==> flow/design.v <==
module FPAdder(
  input 			 clk,
  input	[31:0] A_56,
  input 	[31:0] B_56,
  output reg  [31:0] sum_56
);  
	wire			 sA_56;
	wire			 sB_56;
	wire	 [7:0] eA_56;
	wire	 [7:0] eB_56;
	wire	[22:0] mA_56;
	wire	[22:0] mB_56;
  reg 	[22:0]t_mA_56;
  reg 	[22:0]t_mB_56;
  reg 	[7:0]t_eA_56;
  reg 	[7:0]t_eB_56;
	reg	   	 eA_larger_eB_56;
  reg	 [7:0] eA_minus_eB_56;
  reg	 [7:0] eB_minus_eA_56;
	reg	 [7:0] e_diff_56;
	reg  [22:0] m_small_56;
	reg  [22:0] m_large_56;
	reg	 [7:0] e_small_56;
	reg	 [7:0] e_large_56;
	reg	[22:0] m_shifted_56;
	reg	[22:0] m_sum_56;
	reg 			 m_of_56;
	reg		    sum_sign_56=0;
  reg [7:0]	e_large_of_56;
  reg [7:0]	e_large_nof_56;
	reg   [31:0] s1_A_56;
	reg   [31:0] s1_B_56;
	reg    [7:0] s1_eA_56;
	reg    [7:0] s1_eB_56;
	reg   [22:0] s1_mA_56;
	reg   [22:0] s1_mB_56;
	reg   [31:0] s2_A_56;
	reg   [31:0] s2_B_56;
	reg    [7:0] s2_eA_56;
	reg    [7:0] s2_eB_56;
	reg   [22:0] s2_mA_56;
	reg   [22:0] s2_mB_56;
	reg   [31:0] s3_A_56;
	reg   [31:0] s3_B_56;
	reg    [7:0] s3_eA_56;
	reg    [7:0] s3_eB_56;
	reg   [22:0] s3_mA_56;
	reg   [22:0] s3_mB_56;
	reg   [31:0] s4_A_56;
	reg   [31:0] s4_B_56;
	reg    [7:0] s4_eA_56;
	reg    [7:0] s4_eB_56;
	reg   [22:0] s4_mA_56;
	reg   [22:0] s4_mB_56;
  reg	   	 s1_eA_larger_eB_56;
  reg	 [7:0] s1_eA_minus_eB_56;
  reg	 [7:0] s1_eB_minus_eA_56;
	reg	 [7:0] s1_e_diff_56;
	reg 	[22:0] s1_m_small_56;
	reg 	[22:0] s1_m_large_56;
	reg	 [7:0] s1_e_small_56;
	reg	 [7:0] s1_e_large_56;
	reg	[22:0] s1_m_shifted_56;
	reg	[22:0] s1_m_sum_56;
	reg 			 s1_m_of_56;
	reg		    s1_sum_sign_56=0;
	reg [7:0]	 s1_e_large_of_56;
  reg [7:0]	 s1_e_large_nof_56;
  reg	   	 s2_eA_larger_eB_56;
  reg	 [7:0] s2_eA_minus_eB_56;
  reg	 [7:0] s2_eB_minus_eA_56;
	reg	 [7:0] s2_e_diff_56;
	reg 	[22:0] s2_m_small_56;
	reg 	[22:0] s2_m_large_56;
	reg	 [7:0] s2_e_small_56;
	reg	 [7:0] s2_e_large_56;
	reg	[22:0] s2_m_shifted_56;
	reg	[22:0] s2_m_sum_56;
	reg 			 s2_m_of_56;
	reg		    s2_sum_sign_56=0;
	reg [7:0]	 s2_e_large_of_56;
  reg [7:0]	 s2_e_large_nof_56;	
  reg	   	 s3_eA_larger_eB_56;
  reg	 [7:0] s3_eA_minus_eB_56;
  reg	 [7:0] s3_eB_minus_eA_56;
	reg	 [7:0] s3_e_diff_56;
	reg 	[22:0] s3_m_small_56;
	reg 	[22:0] s3_m_large_56;
	reg	 [7:0] s3_e_small_56;
	reg	 [7:0] s3_e_large_56;
	reg	[22:0] s3_m_shifted_56;
	reg	[22:0] s3_m_sum_56;
	reg 			 s3_m_of_56;
	reg		    s3_sum_sign_56=0;
	reg [7:0]	 s3_e_large_of_56;
  reg [7:0]	 s3_e_large_nof_56;	
  reg	   	 s4_eA_larger_eB_56;
  reg	 [7:0] s4_eA_minus_eB_56;
  reg	 [7:0] s4_eB_minus_eA_56;
	reg	 [7:0] s4_e_diff_56;
	reg 	[22:0] s4_m_small_56;
	reg 	[22:0] s4_m_large_56;
	reg	 [7:0] s4_e_small_56;
	reg	 [7:0] s4_e_large_56;
	reg	[22:0] s4_m_shifted_56;
	reg	[22:0] s4_m_sum_56;
	reg 			 s4_m_of_56;
	reg		    s4_sum_sign_56=0;
	reg [7:0]	 s4_e_large_of_56;
  reg [7:0]	 s4_e_large_nof_56;
	assign   eA_56[7:0] = A_56[30:23];
	assign  mA_56[22:0] = A_56[22:0];
	assign   eB_56[7:0] = B_56[30:23];
	assign  mB_56[22:0] = B_56[22:0];
	always@(posedge clk)
		begin
		  t_mA_56 <= A_56[22:0];
		  t_mB_56 <= B_56[22:0];
        t_eA_56 <= A_56[30:23];
		  t_eB_56 <= B_56[30:23];
		end
	always@(posedge clk)
		begin
			 s1_eA_larger_eB_56 <= (eA_56 > eB_56);
			 s1_eA_minus_eB_56  <=  eA_56 - eB_56;
			 s1_eB_minus_eA_56  <=  eB_56 - eA_56;
 			 s1_e_diff_56 <= 0;
			 s1_m_small_56 <= 0;
			 s1_m_large_56 <= 0;
			 s1_e_small_56 <= 0;
			 s1_e_large_56 <= 0;
			 s1_m_shifted_56 <= 0;
			 s1_m_sum_56 <= 0;
			 s1_m_of_56 <= 0;
			 s1_sum_sign_56 <= 0;
			 s1_e_large_of_56 <= 0;
			 s1_e_large_nof_56 <= 0;
			 s1_A_56 <= A_56;
			 s1_B_56 <= B_56;
			 s1_eA_56 <= eA_56;
			 s1_eB_56 <= eB_56;
			 s1_mA_56 <= mA_56;
			 s1_mB_56 <= mB_56;
	 	end
	always@(posedge clk)
		begin
			s2_e_small_56 <= s1_eA_larger_eB_56 ? s1_eB_56 : s1_eA_56;
			s2_m_small_56 <= s1_eA_larger_eB_56 ? s1_mB_56 : s1_mA_56;
			s2_e_large_56 <= s1_eA_larger_eB_56 ? s1_eA_56 : s1_eB_56;
			s2_m_large_56 <= s1_eA_larger_eB_56 ? s1_mA_56 : s1_mB_56;
			s2_e_diff_56  <= s1_eA_larger_eB_56 ? s1_eA_minus_eB_56 : s1_eB_minus_eA_56;
			s2_m_shifted_56	<=	s1_m_shifted_56;
			s2_m_sum_56			<=	s1_m_sum_56;
			s2_m_of_56			<=	s1_m_of_56;
			s2_sum_sign_56		<=	s1_sum_sign_56;
			s2_e_large_of_56	<=	s1_e_large_of_56;
			s2_e_large_nof_56	<=	s1_e_large_nof_56;
			s2_A_56 <= s1_A_56; 
			s2_B_56 <= s1_B_56; 
			s2_eA_56 <= s1_eA_56; 
			s2_eB_56 <= s1_eB_56;
			s2_mA_56 <= s1_mA_56;
			s2_mB_56 <= s1_mB_56;
		end
	always@(posedge clk)
		begin
			s3_m_shifted_56 <= s2_m_small_56 >> s2_e_diff_56;
	 		s3_eA_larger_eB_56<=	s2_eA_larger_eB_56;
			s3_eA_minus_eB_56	<=	s2_eA_minus_eB_56;
			s3_eB_minus_eA_56	<=	s2_eB_minus_eA_56;
			s3_e_diff_56		<=	s2_e_diff_56;
			s3_m_small_56		<=	s2_m_small_56;
			s3_m_large_56		<=	s2_m_large_56;
			s3_e_small_56		<=	s2_e_small_56;
			s3_e_large_56		<=	s2_e_large_56;
			s3_m_sum_56			<=	s2_m_sum_56;
			s3_m_of_56			<=	s2_m_of_56;
			s3_sum_sign_56		<=	s2_sum_sign_56;
			s3_e_large_of_56	<=	s2_e_large_of_56;
			s3_e_large_nof_56	<=	s2_e_large_nof_56;
			s3_A_56 <= s2_A_56; 
			s3_B_56 <= s2_B_56; 
			s3_eA_56 <= s2_eA_56; 
			s3_eB_56 <= s2_eB_56;
			s3_mA_56 <= s2_mA_56;
			s3_mB_56 <= s2_mB_56;
		end
	always@(posedge clk)
		begin
				if(s3_A_56[31] == s3_B_56[31])
				  begin
					 {s4_m_of_56,s4_m_sum_56} <= s3_m_large_56 + s3_m_shifted_56;
					 s4_e_large_of_56 <= s3_e_large_56 + 1;
					 s4_e_large_nof_56 <= s3_e_large_56;
				  end
				else
				  begin
					 if(s3_m_large_56 > s3_m_shifted_56)
					   begin
						 {s4_m_of_56,s4_m_sum_56} <= s3_m_large_56 - s3_m_shifted_56;
						 s4_e_large_of_56 <= s3_e_large_56 + 1;
						 s4_e_large_nof_56 <= s3_e_large_56;
						end 
					  else
					   begin
						 {s4_m_of_56,s4_m_sum_56} <= s3_m_shifted_56 - s3_m_large_56;
						 s4_e_large_of_56 <= s3_e_large_56 + 1;
						 s4_e_large_nof_56 <= s3_e_large_56;
						end 	
				  end
				if((s3_A_56[31]==1 & (s3_eA_56 > s3_eB_56))|(s3_B_56[31]==1 & (s3_eB_56 > s3_eA_56))|(s3_A_56[31]==1 & s3_B_56[31]==1))		 
					begin
						s4_sum_sign_56 <= 1;
					end
				else if((s3_eA_56 == s3_eB_56) & ((s3_A_56[31]==1 & (s3_mA_56 > s3_mB_56)) | (s3_B_56[31]==1 & (s3_mB_56 > s3_mA_56))))
					begin
						s4_sum_sign_56 <= 1;
					end
				else
					begin
						s4_sum_sign_56 <= 0;
					end	
			s4_eA_larger_eB_56<=	s3_eA_larger_eB_56;	
			s4_eA_minus_eB_56	<=	s3_eA_minus_eB_56;
			s4_eB_minus_eA_56	<=	s3_eB_minus_eA_56;	
			s4_e_diff_56		<=	s3_e_diff_56;
			s4_m_small_56		<=	s3_m_small_56;
			s4_m_large_56		<=	s3_m_large_56;
			s4_e_small_56		<=	s3_e_small_56;
			s4_e_large_56		<=	s3_e_large_56;
			s4_m_shifted_56	<=	s3_m_shifted_56;
			s4_A_56 <= s3_A_56;
			s4_B_56 <= s3_B_56;
			s4_eA_56 <= s3_eA_56;
			s4_eB_56 <= s3_eB_56;
			s4_mA_56 <= s3_mA_56;
			s4_mB_56 <= s3_mB_56;
		end
	always@(posedge clk)
		begin
			if(s4_A_56==32'b0)
			  begin
				 sum_56 = s4_B_56;
			  end
			else if(s4_B_56==32'b0)
			  begin
				 sum_56 = s4_A_56;
			  end
			else
			  begin
					if(s4_m_of_56==0 && s4_m_sum_56[22]==1)
					  begin
						 sum_56[31]   = s4_sum_sign_56;
						 sum_56[30:0] = {s4_e_large_nof_56,s4_m_sum_56};
					  end
					else if(s4_m_of_56==0 && s4_m_sum_56[22]==0)
					  begin
						 sum_56[31]   = s4_sum_sign_56;
						 sum_56[30:0] = {s4_e_large_nof_56-1,s4_m_sum_56[21:0],1'b0};
					  end	 
					else if(s4_m_of_56==1)
					  begin
						 sum_56[31]   = s4_sum_sign_56;
						 sum_56[30:0] = {s4_e_large_of_56,1'b1,s4_m_sum_56[22:1]}; 
					  end	 
				end
		end
endmodule		
[Tool chain data of FPAdder]
The steps from the RTL of FPAdder to its reports follow in flow order.
Line numbers count from 1 in the design file above.
Library cell names are shortened.
A cell with - has no value.
Inputs
  top: FPAdder
  clock port: clk
  library: sky130hd
  timing corner: tt_025C_1v80

[After elaboration]
Yosys after proc, flatten, opt, wreduce and memory -nomap, before mapping. Memory bits, and registers merged into a memory's read port (data or address), are not among the register bits. Print and check cells are not counted. Equal cells are merged and count once.
Word-level totals
  bits of input ports: 65
  word-level cells: 83
  bits in registers: 648
Cells by class
  order comparisons: 6
  add/sub/neg operators: 7
  mux-type cells: 15
  shift operators: 1
  equal/unequal tests: 2
  reductions and logical operators: 5
  bitwise logic cells: 11
Operator list (count)
  31-bit two-way mux: 3
  23-bit greater-than comparator: 3
  32-bit logical NOT: 2
  32-bit two-way mux: 2
  23-bit by 23-bit subtractor with 24-bit output: 2
  24-bit two-way mux: 2
  23-bit two-way mux: 2
  23-bit by 23-bit adder with 24-bit output: 1
  8-bit greater-than comparator: 3
  23-bit by 8-bit right shift with 23-bit output: 1
  8-bit subtractor: 2
  8-bit two-way mux: 2
  8-bit by 1-bit adder with 8-bit output with constant B: 1
  8-bit by 1-bit subtractor with 8-bit output with constant B: 1
  8-bit equality test: 1
  1-bit AND: 6
  5-bit nonzero test: 1
  1-bit two-way mux: 4
  1-bit OR: 3
  1-bit logical AND: 2
  1-bit NOT: 2
  1-bit equality test: 1

[Longest topological paths]
Longest topological path by Yosys (ltp), each cell counted once; first at word level (registers and memories cut), then after technology mapping (sequential cells cut; the memories' decode and read muxes count).
Logic depth
  depth in word-level cells: 6
  ABC_AREA: 0
  gate-level depth with buffers: 14
  gate-level depth less buffers: 11

[Netlist]
Source: synth_stat.txt of the flow (Yosys; design flattened, memories mapped). It holds for the ABC_AREA given above (unset counts as 0); a run with the other value may have another netlist.
Cell types
  dfxtp_1: count 429, total area 8.59E+03 um^2
  ha_1: count 118, total area 1.48E+03 um^2
  edfxtp_1: count 32, total area 960.922 um^2
  mux2_2: count 83, total area 934.646 um^2
  a21oi_1: count 125, total area 625.6 um^2
  nor2_1: count 130, total area 487.968 um^2
  inv_1: count 128, total area 480.461 um^2
  mux2i_1: count 47, total area 470.451 um^2
  o21ai_0: count 80, total area 400.384 um^2
  nand2_1: count 103, total area 386.621 um^2
  a21o_1: count 42, total area 315.302 um^2
  xnor2_1: count 34, total area 297.786 um^2
  clkbuf_1: count 48, total area 180.173 um^2
  a31oi_1: count 27, total area 168.912 um^2
  a211oi_1: count 20, total area 150.144 um^2
  o211ai_1: count 16, total area 120.115 um^2
  nor2b_1: count 19, total area 118.864 um^2
  nor4_1: count 19, total area 118.864 um^2
Not listed: further types 57, cells in them 225.
Mapped netlist
  buffer cells: 83
  synthesis area: 17938.5 um^2
  mapped flip-flops: 461
  mapped cells: 1725

[Timing after synthesis]
Path of least setup slack by OpenSTA after synthesis, without wires, with an ideal clock, recovery checks aside; 20% of the period is set as input and as output delay. Where synthesis merged equal registers, the netlist keeps one of their names.
Path post-synthesis
  kind: register to register
  start: register s3_m_large_56[1]
  end: register s4_m_sum_56[5]
  time at the first pin: 0.000 ns
  data arrival time: 2.538 ns
  period: 4.62 ns
  stages on the path: 12
  delay of the path: 2.666 ns
  slack: 1.955 ns
  path buffers: 1
  data required time: 4.492 ns
  synthesis period reached: 2.665 ns
"delay of the path" = arrival - input delay + setup time.
"stages on the path": output pins that drive a net of the path, with the launching flip-flop's if there is one; two outputs of one cell count as two.
"synthesis period reached" is the clock period less the worst setup slack; recovery checks do not enter. This is arithmetic on one report: input and output delays are still those of the set period (20% each).
Between the ends stands the longest chain of elaborated cells between them, by number of cells; it is not shown to be the way that was timed. Of several equally long chains one is given.
A line is the first line of the expression or statement that the cell stems from. Yosys adds cells for indexed reads and writes and turns some case tables into memories.
Between the ends, post-synthesis
  cell sequence: dfxtp_1 -> inv_1 -> fa_1 -> nor2b_1 -> o211ai_1 -> a31o_1 -> a21oi_4 -> a21o_1 -> buf_6 -> mux2_2 -> a32oi_1 -> xnor2_1
  length of the longest elaborated chain: 3
  elaborated cells between the ends (all ways): 6
  those cells by class: add/sub: 3; compare: 1; mux: 2
RTL lines, path post-synthesis
  from (decl): line 88  | reg [22:0] s3_m_large_56;
  from (assign): line 173  | s3_m_large_56 <= s2_m_large_56;
  23-bit by 23-bit subtractor with 24-bit output: line 206  | {s4_m_of_56,s4_m_sum_56} <= s3_m_shifted_56 - s3_m_large_56;
  24-bit two-way mux: line 198  | if(s3_m_large_56 > s3_m_shifted_56)
  24-bit two-way mux: line 190  | if(s3_A_56[31] == s3_B_56[31])
  to (decl): line 106  | reg [22:0] s4_m_sum_56;

[Timing after layout]
From the final timing report of run 1: the path of least setup slack in the routed layout; clock arrival at registers is part of the times.
Path post-layout
  kind: register to register
  start: register s3_m_large_56[0]
  end: register s4_m_sum_56[11]
  data arrival time: 3.26 ns
  path buffers: 1
  time at the first pin: 0.58 ns
  slack: 0.11 ns
  data required time: 3.38 ns
  stages on the path: 13
  period: 2.87 ns
Between the ends stands the longest chain of elaborated cells between them, by number of cells; it is not shown to be the way that was timed. Of several equally long chains one is given.
Between the ends, post-layout
  cell sequence: dfxtp_2 -> inv_2 -> ha_4 -> fa_2 -> nor2b_2 -> o211ai_1 -> a31o_1 -> a21oi_4 -> a21oi_4 -> buf_6 -> or3_1 -> a31oi_1 -> xnor2_1
  length of the longest elaborated chain: 3
  elaborated cells between the ends (all ways): 6
  those cells by class: add/sub: 3; compare: 1; mux: 2
RTL lines, path post-layout
  from (decl): line 88  | reg [22:0] s3_m_large_56;
  from (assign): line 173  | s3_m_large_56 <= s2_m_large_56;
  23-bit by 23-bit subtractor with 24-bit output: line 206  | {s4_m_of_56,s4_m_sum_56} <= s3_m_shifted_56 - s3_m_large_56;
  24-bit two-way mux: line 198  | if(s3_m_large_56 > s3_m_shifted_56)
  24-bit two-way mux: line 190  | if(s3_A_56[31] == s3_B_56[31])
  to (decl): line 106  | reg [22:0] s4_m_sum_56;

Wiki page: FPAdder / flow data

Settings and measured results of 2 stored flow runs for module FPAdder (sky130hd), not sorted in any way. The constraints put input and output delay at 20% of the set period each and load the outputs with 0.01 pF.
"achieved clock period": clock period set for the run, less the worst setup slack. It is reckoned from that one timing run; input and output delays stay at 20% of the period that was set.
"worst setup path time" = time allowed to the worst setup path (clock period - input delay - output delay, where it has them) - its slack; a late launch clock adds to it, a late capture clock takes from it.
[run 1] settings: period_ns=2.87, CORE_UTILIZATION=15, SETUP_SLACK_MARGIN=0.59, CORE_MARGIN=8, CELL_PAD_IN_SITES_GLOBAL_PLACEMENT=2, CELL_PAD_IN_SITES_DETAIL_PLACEMENT=0, ABC_AREA=0, GPL_ROUTABILITY_DRIVEN=0, CTS_CLUSTER_SIZE=83, CAP_MARGIN=25, MIN_ROUTING_LAYER=met1, SLEW_MARGIN=20
[run 1] result: chip area after synthesis (Yosys) 17938.5 um^2, die area 130910.0 um^2, standard-cell area of the final layout 24325.8 um^2, utilization 20.4 %, worst setup slack after layout 0.115 ns, total negative slack 0.000 ns, worst hold slack 0.312 ns, achieved clock period 2.755 ns, worst setup path time 2.76 ns, worst setup path kind register to register
[run 2] settings: period_ns=4.99, CORE_UTILIZATION=34, SETUP_SLACK_MARGIN=1.43, PLACE_DENSITY_LB_ADDON=0.27, CELL_PAD_IN_SITES_GLOBAL_PLACEMENT=0, ABC_AREA=1, GPL_TIMING_DRIVEN=1, GPL_ROUTABILITY_DRIVEN=1, CTS_CLUSTER_SIZE=11, CTS_CLUSTER_DIAMETER=389, MAX_ROUTING_LAYER=met4, CAP_MARGIN=20, CORE_MARGIN=2, SLEW_MARGIN=20
[run 2] result: chip area after synthesis (Yosys) 19538.7 um^2, die area 59399.4 um^2, standard-cell area of the final layout 22529.1 um^2, utilization 39.8 %, worst setup slack after layout 1.895 ns, total negative slack 0.000 ns, worst hold slack 0.314 ns, achieved clock period 3.095 ns, worst setup path time 3.10 ns, worst setup path kind register to register
